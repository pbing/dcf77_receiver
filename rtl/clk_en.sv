==> flow/design.v <==
module clk_en(input        reset,    
	      input        clk,      
	      output logic clk_en);  
   logic [17:0] count_10ms;  
   always_ff @(posedge clk)
     if(reset)
       count_10ms<='0;
     else if(clk_en)
       count_10ms<='0;
     else
       count_10ms<=count_10ms+18'd1;
   always_comb
     clk_en=(count_10ms==18'd239999);
endmodule
# == Step by step through the tools: clk_en ==
# The steps from the RTL of clk_en to its reports follow in flow order.
# Line numbers count from 1 in the design file above.
# Library cell names are shortened.
# A cell with - has no value.
# design
design,clk_en
clock_port,clk
cell_library,sky130hd
pvt_corner,tt_025C_1v80

# == Word-level counts ==
# Yosys after proc, flatten, opt, wreduce and memory -nomap, before mapping. Enables and synchronous resets that opt folds into registers are not counted as muxes. Memory bits, and registers merged into a memory's read port (data or address), are not among the register bits. Print and check cells are not counted. Equal cells are merged and count once.
# word_totals
output_inout_bits,1
reg_bits,18
in_bits,2
# classes
n_eq,1
n_addsub,1
reduce_and_logical,1
# op_table
op,n
18-bit by 1-bit adder with 18-bit output with constant B,1
18-bit == test with constant B,1
2-bit OR reduction,1

# == Logic depth ==
# Yosys ltp: most cells in a row. Word level: on the elaborated netlist, between registers, memories and ports. Mapped: between sequential cells and ports; inverters and the memories' decode and read muxes count.
# logic_depth
ltp_word,2
abc_area,0
depth_mapped,6

# == Synthesis result ==
# Source: synth_stat.txt of the flow (Yosys; design flattened, memories mapped). It holds for the ABC_AREA given above (unset counts as 0); a run with the other value may have another netlist.
# types
cell,n,type_area_um2
dfxtp_1,18,360.346
xnor2_1,13,113.859
nor2_1,20,75.072
nor4_1,5,31.28
nand3_1,5,25.024
nand4_2,2,25.024
nand4_1,3,18.768
o21bai_4,1,18.768
nand3_4,1,17.517
xor2_1,2,17.517
inv_1,4,15.014
nor3_1,3,15.014
ha_1,1,12.512
or3_1,2,12.512
buf_6,1,11.261
nand2_1,3,11.261
nand4bb_1,1,11.261
or3_4,1,11.261
# Not listed: further types 5, cells in them 5.
# mapped
ff_cells,18
seq_area_um2,360.3
n_buf,1
synth_area_um2,838.3
stdcells,91

# == Worst setup path after synthesis ==
# Path of least setup slack by OpenSTA after synthesis, without wires, with an ideal clock, recovery checks aside; 20% of the period is set as input and as output delay. Where synthesis merged equal registers, the netlist keeps one of their names.
# synth_timing
kind,register to output
start,reg count_10ms[0]
end,out clk_en
driving_pins,5
slack_ns,0.175
t_required_ns,1.544
t_arrival_ns,1.369
out_delay_ns,0.386
path_delay_ns,1.369
clock_period_ns,1.93
n_path_buf,0
synth_period_reached_ns,1.755
# "path_delay_ns" = arrival - input delay + setup time.
# A path that ends at an output port has no setup time.
# "driving_pins" counts driving pins, that of a launching flip-flop among them; a cell with two outputs on the path counts twice.
# "synth_period_reached_ns" is the clock period less the worst setup slack; recovery checks do not enter. This is arithmetic on one report: input and output delays are still those of the set period (20% each).
# Between the ends stands the longest chain of elaborated cells between them, by number of cells; it is not shown to be the way that was timed. Of several equally long chains one is given.
# Each line given opens the expression or statement behind the cell; cells for indexed reads and writes are added by Yosys, which also makes memories of some case tables.
# A register here has more assigning lines than the two given.
# synth_via
cell_sequence,dfxtp_1 > ha_1 > nand3_1 > or3_1 > nor2_1
elab_chain_len,1
cone_cells,1
# synth_rtl
item,line_no,text
"start, declared",4,logic [17:0] count_10ms;
"start, assigned",7,count_10ms<='0;
"start, assigned",11,count_10ms<=count_10ms+18'd1;
18-bit == test,13,clk_en=(count_10ms==18'd239999);
"end, declared",3,output logic clk_en);

# == Path in the finished layout ==
# From the final timing report of entry A: the path of least setup slack in the routed layout; clock arrival at registers is part of the times.
# layout_timing
kind,register to output
start,reg count_10ms[0]
end,out clk_en
slack_ns,0.65
driving_pins,6
n_path_buf,1
out_delay_ns,0.60
clock_period_ns,2.98
t_required_ns,2.38
t_arrival_ns,1.74
# Between the ends stands the longest chain of elaborated cells between them, by number of cells; it is not shown to be the way that was timed. Of several equally long chains one is given.
# A register here has more assigning lines than the two given.
# layout_via
cell_sequence,dfxtp_4 > ha_4 > nand3_4 > or3_4 > nor2_2 > clkdlybuf4s15_2
elab_chain_len,1
cone_cells,1
# layout_rtl
item,line_no,text
"start, declared",4,logic [17:0] count_10ms;
"start, assigned",7,count_10ms<='0;
"start, assigned",11,count_10ms<=count_10ms+18'd1;
18-bit == test,13,clk_en=(count_10ms==18'd239999);
"end, declared",3,output logic clk_en);

# Settings and measured results of 2 stored flow runs for module clk_en (sky130hd), not sorted in any way. The constraints put input and output delay at 20% of the set period each and load the outputs with 0.01 pF.
# "achievedPeriod_ns" = clock period - worst setup slack. The figure is calculated, with input and output delays left at 20% of the set period.
# "timing.worst_path_ns": the worst setup path's part of the clock period (all of it between registers, 20% less for each end at a port) less its slack. A launch clock that arrives late makes it longer, a capture clock that arrives late makes it shorter.
# By "fin_power_mw" is meant OpenSTA's value without simulated activity: inputs other than the clock are taken to toggle once in ten clock periods, and the tool carries that through the logic.
# A setting shown as . is not set for that run.
run name,period_ns,CORE_UTILIZATION,SETUP_SLACK_MARGIN,CORE_MARGIN,CELL_PAD_IN_SITES_GLOBAL_PLACEMENT,CTS_CLUSTER_DIAMETER,CAP_MARGIN,SLEW_MARGIN,PLACE_DENSITY,HOLD_SLACK_MARGIN,CORE_ASPECT_RATIO,GPL_ROUTABILITY_DRIVEN,MIN_ROUTING_LAYER,MAX_ROUTING_LAYER,synthesis_area_um2,design.die.area_um2,layout_stdcell_area_um2,layout_utilization_pct,ws_setup_ns,fin_tns_ns,hold_worst_slack_ns,fin_power_mw,achievedPeriod_ns,timing.worst_path_ns,worstPathKind
entry A,2.98,40,0.58,8,0,224,20,20,.,.,.,.,.,.,838.3,3816.8,964.7,49.2,0.646,0.000,0.464,0.4194,2.334,1.74,register to output
entry B,1.12,34,0.33,10,.,194,20,20,0.5,-0.02,0.69,0,met1,met5,838.3,4885.8,1406.3,62.2,-0.606,-8.844,0.574,1.191,1.726,1.50,register to output
