==> flow/design.v <==
module dcf77(input               reset,       
	     input               clk,         
	     input               clk_en,      
	     input               rx,          
	     output logic [58:0] data_hold,   
	     output logic        error,       
	     output logic        sync,        
	     if_date_time        date_time);  
   logic [58:0] data_shift;            
   logic        valid,data_valid;      
   always_comb
     begin:intrface
	date_time.broadcast  =      data_hold[14:1];
	date_time.r          =      data_hold[15];
	date_time.a1         =      data_hold[16];
	date_time.z1         =      data_hold[17];
	date_time.z2         =      data_hold[18];
	date_time.a2         =      data_hold[19];
	date_time.minute     ={1'b0,data_hold[27:21]};
	date_time.p1         =      data_hold[28];
	date_time.hour       ={2'b0,data_hold[34:29]};
	date_time.p2         =      data_hold[35];
	date_time.day        ={2'b0,data_hold[41:36]};
	date_time.day_of_week=      data_hold[44:42];
	date_time.month      ={3'b0,data_hold[49:45]};
	date_time.year       =      data_hold[57:50];
	date_time.p3         =      data_hold[58];
     end:intrface
   always_ff @(posedge clk)
     begin:main
	logic [0:3]  rx_s;                 
	logic [0:1]  rx_d;                 
	logic [4:0]  counter_pulse;        
	logic        d;                    
	logic        shift_en;             
	logic [7:0]  counter_start[1:2];   
	logic        start;                
	if(reset)
	  begin
	     rx_s            <='0;
	     rx_d            <='0;
	     counter_pulse   <='0;
	     d               <='0;
	     shift_en        <='0;
	     counter_start[1]<='0;
	     counter_start[2]<='0;
	     start           <='0;
	     data_shift      <='0;
	     data_hold       <='0;
	     error           <='1;
	     data_valid      <='0;
	  end
	else if(clk_en)
	  begin
	     rx_s<={rx,rx_s[0:2]};
	     rx_d[0]<=(rx_s[1] && rx_s[2]) || (rx_s[2] && rx_s[3]) || (rx_s[1] && rx_s[3]);
	     rx_d[1]<=rx_d[0];
	     shift_en<=1'b0;
	     if(rx_d==2'b11)  
	       counter_pulse<=counter_pulse+5'd1;
	     else if(rx_d==2'b01)  
	       begin
		  d<=(counter_pulse<5'd15)?1'b0:1'b1;  
		  shift_en<=1'b1;
		  counter_pulse<=5'd0;
	       end
	     counter_start[1]<=counter_start[1]+8'd1;
	     start<=1'b0;
	     if(rx_d==2'b10)  
	       begin
		  start<=(counter_start[1]-counter_start[2])>8'd150;  
		  counter_start[2]<=counter_start[1];
	       end
	     if(shift_en)
	       data_shift<={d,data_shift[58:1]};
	     data_valid<=1'b0;
	     if(start)
	       begin
		  data_hold<=data_shift;
		  error<=!valid;
		  data_valid<=valid;
	       end
	  end
     end:main
   always_comb sync=data_valid & clk_en;
   always_comb
     begin:validy_check
	logic p1,p2,p3;                    
	logic start_of_minute,             
	      start_of_encoding_times,
	      minutes,hours,day_of_month,
	      day_of_week,month,year;
	p1=~^data_shift[28:21];  
	p2=~^data_shift[35:29];  
	p3=~^data_shift[58:36];  
	start_of_minute=!data_shift[0];
	start_of_encoding_times=data_shift[20];
	minutes     =(data_shift[27:25]<6 && data_shift[24:21]<10);
	hours       =(data_shift[34:33]<3 && data_shift[32:29]<10 && !(data_shift[34:33]==2 && data_shift[32:29]>3));
	day_of_month=(data_shift[39:36]<10 && !(data_shift[41:40]==3 && data_shift[39:36]>1));
	day_of_week =(data_shift[44:42]>0 && data_shift[44:42]<8);
	month       =(data_shift[48:45]<10 && !(data_shift[49]==1 && data_shift[48:45]>2));
	year        =(data_shift[57:54]<10 && data_shift[53:50]<10);
	valid=(p1 && p2 && p3 &&
	       start_of_minute && start_of_encoding_times &&
	       minutes && hours &&
	       day_of_month && day_of_week &&
	       month && year);
     end:validy_check
endmodule
# From RTL to reports: dcf77
# The steps from the RTL of dcf77 to its reports follow in flow order.
# Lines are those of the file above, counted from 1.
# Operators: Yosys type, input widths -> output width; for muxes data width and select width s.
# Cell names lack the library's common part.
# Not given: n/a
dict set report setup {
  top {dcf77}
  clock_port {clk}
  lib {sky130hd}
  corner {tt_025C_1v80}
}

# Word level
# Yosys after proc, flatten, opt, wreduce and memory -nomap, before mapping. Print and check cells are not counted. Equal cells are merged and count once.
dict set report bits {
  reg_bits 150
  latch_bits 0
  mem_bits_rw 0
  romBits 0
  clocked_rd_ports_x_width 0
  memories 0
  input_bits 4
  output_inout_bits 61
  elab_cells 84
}
dict set report op_classes {
  n_addsub 3
  mul 0
  div_mod_pow 0
  n_cmp 15
  n_eq 5
  n_shift 0
  n_mux 7
  n_logic 2
  n_reduce_logical 39
}
# op count
set ops {}
lappend ops {{$lt 4x4->1 const B} 6}
lappend ops {{$logic_and 1x1->1} 23}
lappend ops {{$reduce_xnor 23->1} 1}
lappend ops {{$mux 5} 2}
lappend ops {{$eq 2x2->1 const B} 4}
lappend ops {{$reduce_and 2->1} 4}
lappend ops {{$gt 4x2->1 const B} 2}
lappend ops {{$add 8x1->8 const B} 1}
lappend ops {{$sub 8x8->8} 1}
lappend ops {{$gt 8x8->1 const B} 1}
lappend ops {{$reduce_xnor 8->1} 1}
lappend ops {{$reduce_xnor 7->1} 1}
lappend ops {{$logic_not 1->1} 5}
lappend ops {{$add 5x1->5 const B} 1}
lappend ops {{$lt 5x4->1 const B} 1}
lappend ops {{$mux 1} 5}
lappend ops {{$lt 3x4->1 const B} 1}
lappend ops {{$gt 4x1->1 const B} 1}
lappend ops {{$gt 3x1->1 const B} 1}
lappend ops {{$lt 3x3->1 const B} 1}
lappend ops {{$reduce_and 3->1} 1}
lappend ops {{$logic_or 1x1->1} 2}
lappend ops {{$eq 2x1->1 const B} 1}
lappend ops {{$lt 2x2->1 const B} 1}
lappend ops {{$reduce_bool 2->1} 1}
lappend ops {{$and 1x1->1} 1}
lappend ops {{$not 1->1} 1}

# Longest topological paths
# Longest topological path by Yosys (ltp), each cell counted once; first at word level (registers and memories cut), then after technology mapping (sequential cells cut; the memories' decode and read muxes count).
dict set report logic_depth {
  depth_word 12
  ABC_AREA 1
  depth_mapped 14
}

# After synthesis
# The flow's flattened synthesis, as Yosys stat reports it; memories are mapped. The netlist is that of the ABC_AREA named above (0 if unset); the other value can give another one.
dict set report mapped {
  stdcells 876
  yosys_area_um2 6548.8
  ff_cells 150
}
# cell count type_area_um2
set types {}
lappend types {dfxtp_1 150 3002.88}
lappend types {o21ai_0 137 685.658}
lappend types {nor2_1 143 536.765}
lappend types {nand2_1 134 502.982}
lappend types {a21oi_1 83 415.398}
lappend types {ha_1 28 350.336}
lappend types {inv_1 62 232.723}
lappend types {buf_4 20 150.144}
lappend types {nand3_1 20 100.096}
lappend types {clkbuf_1 26 97.594}
lappend types {xor2_1 9 78.826}
lappend types {buf_2 12 60.058}
lappend types {nor3_1 9 45.043}
lappend types {xnor2_1 5 43.792}
lappend types {inv_2 11 41.29}
lappend types {nand4_1 6 37.536}
lappend types {nand3b_1 4 30.029}
lappend types {fa_1 1 20.019}
# Other cell types: 13; their cells: 16.

# Worst setup path after synthesis
# OpenSTA on the mapped netlist: ideal clock, no wires. The path of least setup slack (recovery checks aside). Input and output delay are each 20% of the period. Register names are those of the netlist, which keeps one name where synthesis merged equal registers.
dict set report synth_path {
  kind {flip-flop to flip-flop}
  start {register main.counter_start[1][0]}
  end {register main.start}
  tclk_ps 2150
  launch_ps 0
  t_arrival_ps 1582
  slack_ps 498
  delay_ps 1652
  driving_pins 13
  path_buffers 0
  period_less_setup_slack_ps 1652
}
# "delay_ps" is the arrival time less input delay plus setup time.
# "driving_pins": output pins that drive a net of the path, with the launching flip-flop's if there is one; two outputs of one cell count as two.
# "period_less_setup_slack_ps" = period - worst setup slack (recovery checks aside). The figure is calculated, with input and output delays left at 20% of the set period.
# Between the ends stands the longest chain of elaborated cells between them, by number of cells; it is not shown to be the way that was timed. Of several equally long chains one is given.
# A line is the first line of the expression or statement that the cell stems from. Yosys adds cells for indexed reads and writes and turns some case tables into memories.
# A register here has more assigning lines than the two given.
dict set report synth_between {
  path_cell_list {dfxtp_1 > inv_1 > ha_1 > inv_1 > fa_1 > nand2_1 > a21oi_1 > o21ai_0 > nand2_1 > nand2_1 > nand3_1 > nand3_1 > a21oi_1}
  elab_chain_len 3
}
# item line
set synth_rtl {}
lappend synth_rtl {{from (decl)} 36} ;# logic [7:0] counter_start[1:2];
lappend synth_rtl {{from (assign)} 45} ;# counter_start[1]<='0;
lappend synth_rtl {{from (assign)} 67} ;# counter_start[1]<=counter_start[1]+8'd1;
lappend synth_rtl {{$sub 8x8->8} 71} ;# start<=(counter_start[1]-counter_start[2])>8'd150;
lappend synth_rtl {{$gt 8x8->1} 71}
lappend synth_rtl {{$mux 1} 69} ;# if(rx_d==2'b10)
lappend synth_rtl {{to (assign)} 68} ;# start<=1'b0;
lappend synth_rtl {{to (assign)} 71}
lappend synth_rtl {{to (decl)} 37} ;# logic start;

# Path in the finished layout
# From the final timing report of flow run A: the path of least setup slack in the routed layout; clock arrival at registers is part of the times.
# The report prints the path's times to 10 ps; the period is as set.
dict set report layout_path {
  kind {input port to output port}
  start {input port clk_en}
  end {output port sync}
  tclk_ps 2320
  input_delay_ps 460
  output_delay_ps 460
  launch_ps 460
  t_arrival_ps 1570
  slack_ps 290
  driving_pins 4
  path_buffers 2
}
# Between the ends stands the longest chain of elaborated cells between them, by number of cells; it is not shown to be the way that was timed. Of several equally long chains one is given.
dict set report layout_between {
  path_cell_list {clkdlybuf4s50_1 > nand2_1 > inv_1 > clkdlybuf4s50_1}
  elab_chain_len 1
}
# item line
set layout_rtl {}
lappend layout_rtl {{from (decl)} 3} ;# input clk_en,
lappend layout_rtl {{$and 1x1->1} 85} ;# always_comb sync=data_valid & clk_en;
lappend layout_rtl {{to (decl)} 7} ;# output logic sync,

; Design dcf77 on sky130hd. What follows are 2 stored runs of the flow, each under its own settings; their order means nothing. The constraints put input and output delay at 20% of the set period each and load the outputs with 0.01 pF.
; "timing.achieved_period_ps" means the clock period less the worst setup slack. The figure is calculated, with input and output delays left at 20% of the set period.
; "worst_setup_path_time_ps" = time allowed to the worst setup path (clock period - input delay - output delay, where it has them) - its slack; a late launch clock adds to it, a late capture clock takes from it.
; "final_power_mw" rests on the timing tool's default activity at the inputs, not on a simulated workload.
; "worst_setup_path_time_ps" is given in steps of 10 ps.

[flow run A: settings]
period_ns = 2.32
CORE_UTILIZATION = 42
SETUP_SLACK_MARGIN = 0.17
PLACE_DENSITY_LB_ADDON = 0.1
CORE_MARGIN = 5
ABC_AREA = 1
CTS_CLUSTER_DIAMETER = 94
CAP_MARGIN = 20
SLEW_MARGIN = 20
[flow run A: results]
worst_setup_path_time_ps = 1100
critical_path_kind = input port to output port
final_die_area_um2 = 18189.9
finalCellArea_um2 = 7907.6
yosys.chip_area_um2 = 6548.8
final_hold_ws_ps = 465
timing.achieved_period_ps = 2032
final_power_mw = 5.784
layout_utilization_pct = 51.8
final_setup_ws_ps = 288
tns_ps = 0

[flow run B: settings]
period_ns = 1.8
CORE_UTILIZATION = 51
SETUP_SLACK_MARGIN = 0.07
PLACE_DENSITY_LB_ADDON = 0.02
CELL_PAD_IN_SITES_GLOBAL_PLACEMENT = 0
CELL_PAD_IN_SITES_DETAIL_PLACEMENT = 2
ABC_AREA = 0
GPL_TIMING_DRIVEN = 0
GPL_ROUTABILITY_DRIVEN = 1
CTS_CLUSTER_DIAMETER = 165
CAP_MARGIN = 0
SLEW_MARGIN = 25
CORE_MARGIN = 2
[flow run B: results]
outcome = stopped before the end: placement reported DPL-0033
